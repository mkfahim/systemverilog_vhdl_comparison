==> flow/design.v <==
module P_C(pc, power, clk, branch_pc, branch_en, stop_en, next_pc);
   output [7:0] pc, next_pc;
   input 	power, clk, branch_en, stop_en;
   input [7:0] 	branch_pc;
   reg [7:0] pc;  
   wire [7:0] 	inc_pc, temp_pc0, temp_pc1;
   always @(posedge clk)
   begin
     pc <= next_pc;  
   end
   assign inc_pc = pc + 1; 
   assign temp_pc0 = branch_en? branch_pc:inc_pc;
   assign temp_pc1 = stop_en? pc:temp_pc0;
   assign next_pc = power? temp_pc1: 8'b0;
endmodule  
# Tool chain data of P_C
# Tool output for the design above, in the order of the flow.
# Line numbers count from 1 in the design file above.
# Library cell names are shortened.
# Not given: -
[design]
design = "P_C"
clock_port = "clk"
library = "sky130hd"
pvt_corner = "tt_025C_1v80"

# After elaboration
# Source: Yosys, flattened and elaborated, memories not mapped. Widths are those after wreduce; folded enables and synchronous resets count as part of the registers. Registers that Yosys merges into a memory's read port (data or address) are not register bits. Print and check cells do not count. Equal cells are merged and count once.
[bits]
out_inout_bits = 16
regBits = 8
elab_cells = 5
[classes]
muxes = 3
n_addsub = 1
[op_table]
columns = ["op", "n"]
rows = [
  ["8-bit two-way mux", 3],
  ["8-bit by 1-bit adder with 8-bit output (second input constant)", 1],
]

# Logic depth
# Depth = most cells in a row (Yosys ltp): at word level without a register or memory, in the mapped netlist without a sequential cell, where the memories' decode and read muxes count.
[logic_depth]
depth_word = 4
ABC_AREA = 0
depth_mapped = 5

# Synthesis result
# Yosys stat after the flow's synthesis: flattened, memories mapped to cells. It holds for the ABC_AREA given above (unset counts as 0); a run with the other value may have another netlist.
[synth_totals]
area_um2 = 498.0
cell_count = 61
seq_area_um2 = 160.2
ff_cells = 8
[by_type]
columns = ["cell", "n", "area_total_um2"]
rows = [
  ["dfxtp_1", 8, 160.154],
  ["nand2_1", 11, 41.29],
  ["o211ai_1", 4, 30.029],
  ["o21ai_0", 5, 25.024],
  ["o41a_1", 2, 22.522],
  ["o211a_1", 2, 20.019],
  ["o31a_2", 2, 20.019],
  ["o2111ai_1", 2, 17.517],
  ["nand3_1", 3, 15.014],
  ["a31oi_1", 2, 12.512],
  ["ha_1", 1, 12.512],
  ["nand2b_1", 2, 12.512],
  ["buf_2", 2, 10.01],
  ["mux2i_1", 1, 10.01],
  ["nand3_2", 1, 10.01],
  ["o31a_1", 1, 8.758],
  ["or3b_1", 1, 8.758],
  ["a21boi_1", 1, 7.507],
]
# Not listed: further types 9, cells in them 10.

# Path before layout
# Path of least setup slack by OpenSTA after synthesis, without wires, with an ideal clock, recovery checks aside; 20% of the period is set as input and as output delay. Where synthesis merged equal registers, the netlist keeps one of their names.
[synth_path]
path_kind = "reg-to-output"
startpoint = "register pc[0]"
endpoint = "output next_pc[6]"
arrival_ns = 1.428
delay_ns = 1.428
setup_slack_ns = 0.484
t_required_ns = 1.912
out_delay_ns = 0.478
path_stages = 5
t_first_pin_ns = 0.000
tclk_ns = 2.39
synth_period_reached_ns = 1.906
# "delay_ns" is the arrival time less input delay plus setup time.
# At an output port there is no setup time.
# "path_stages" counts driving pins, that of a launching flip-flop among them; a cell with two outputs on the path counts twice.
# "synth_period_reached_ns" = period - worst setup slack (recovery checks aside). The figure is calculated, with input and output delays left at 20% of the set period.
# Between the ends stands the longest chain of elaborated cells between them, by number of cells; it is not shown to be the way that was timed. Of several equally long chains one is given.
# A line is the first line of the expression or statement that the cell stems from. Yosys adds cells for indexed reads and writes and turns some case tables into memories.
[synth_between]
cell_sequence = "dfxtp_1 ha_1 nand3_1 o41a_1 o211ai_1"
elab_chain_cells = 4
cells_between = 4
cone_lines = 4
cone_classes = "add/sub: 1; mux: 3"
[synth_lines]
columns = ["item", "line", "source"]
rows = [
  ["start, declared", 2, "output [7:0] pc, next_pc;"],
  ["start, assigned", 9, "pc <= next_pc;"],
  ["8-bit by 1-bit adder with 8-bit output", 11, "assign inc_pc = pc + 1;"],
  ["8-bit two-way mux", 12, "assign temp_pc0 = branch_en? branch_pc:inc_pc;"],
  ["8-bit two-way mux", 13, "assign temp_pc1 = stop_en? pc:temp_pc0;"],
  ["8-bit two-way mux", 14, "assign next_pc = power? temp_pc1: 8'b0;"],
  ["end, declared", 2, ""],
]

# Path in the finished layout
# Path of least setup slack in the final report of record 2 (OpenROAD, finished layout, wires in). Where an end is a register, its clock arrival counts in the times.
[layout_path]
path_kind = "reg-to-output"
startpoint = "register pc[0]"
endpoint = "output next_pc[6]"
path_stages = 6
t_first_pin_ns = 0.25
out_delay_ns = 0.46
tclk_ns = 2.31
setup_slack_ns = -0.01
arrival_ns = 1.85
t_required_ns = 1.85
# Between the ends stands the longest chain of elaborated cells between them, by number of cells; it is not shown to be the way that was timed. Of several equally long chains one is given.
[layout_between]
cell_sequence = "dfxtp_2 ha_2 nand3_1 o41a_1 o211ai_1 buf_2"
elab_chain_cells = 4
cells_between = 4
cone_lines = 4
cone_classes = "add/sub: 1; mux: 3"
[layout_lines]
columns = ["item", "line", "source"]
rows = [
  ["start, declared", 2, "output [7:0] pc, next_pc;"],
  ["start, assigned", 9, "pc <= next_pc;"],
  ["8-bit by 1-bit adder with 8-bit output", 11, "assign inc_pc = pc + 1;"],
  ["8-bit two-way mux", 12, "assign temp_pc0 = branch_en? branch_pc:inc_pc;"],
  ["8-bit two-way mux", 13, "assign temp_pc1 = stop_en? pc:temp_pc0;"],
  ["8-bit two-way mux", 14, "assign next_pc = power? temp_pc1: 8'b0;"],
  ["end, declared", 2, ""],
]

# Measured results for P_C: 2 stored runs of the Yosys and OpenROAD flow on sky130hd. The settings differ; the order carries no meaning. The constraints put input and output delay at 20% of the set period each and load the outputs with 0.01 pF.
# "fin_power_w" rests on the timing tool's default activity at the inputs, not on a simulated workload.

[[run]]
name = "record 1"
[run.settings]
period_ns = 1.69
CORE_UTILIZATION = 58
SETUP_SLACK_MARGIN = 0.11
PLACE_DENSITY_LB_ADDON = 0.27
CORE_ASPECT_RATIO = 0.64
CORE_MARGIN = 7
TNS_END_PERCENT = 65
ABC_AREA = 0
GPL_TIMING_DRIVEN = 1
GPL_ROUTABILITY_DRIVEN = 1
CTS_CLUSTER_SIZE = 12
CTS_CLUSTER_DIAMETER = 305
CAP_MARGIN = 40
SLEW_MARGIN = 20
[run.results]
outcome = "not finished: floorplanning ended with error PDN-0185"

[[run]]
name = "record 2"
[run.settings]
period_ns = 2.31
CORE_UTILIZATION = 40
PLACE_DENSITY = 0.8
TNS_END_PERCENT = 35
ABC_AREA = 0
GPL_TIMING_DRIVEN = 0
CTS_CLUSTER_DIAMETER = 262
CAP_MARGIN = 35
SLEW_MARGIN = 0
CORE_MARGIN = 2
[run.results]
layout_utilization_pct = 71.2
fin_power_w = 0.0003703
setupTns_ns = -0.007
fin_ws_ns = -0.007
post_synth_area_um2 = 498.0
design.die.area_um2 = 1543.3
layout_stdcell_area_um2 = 812.0
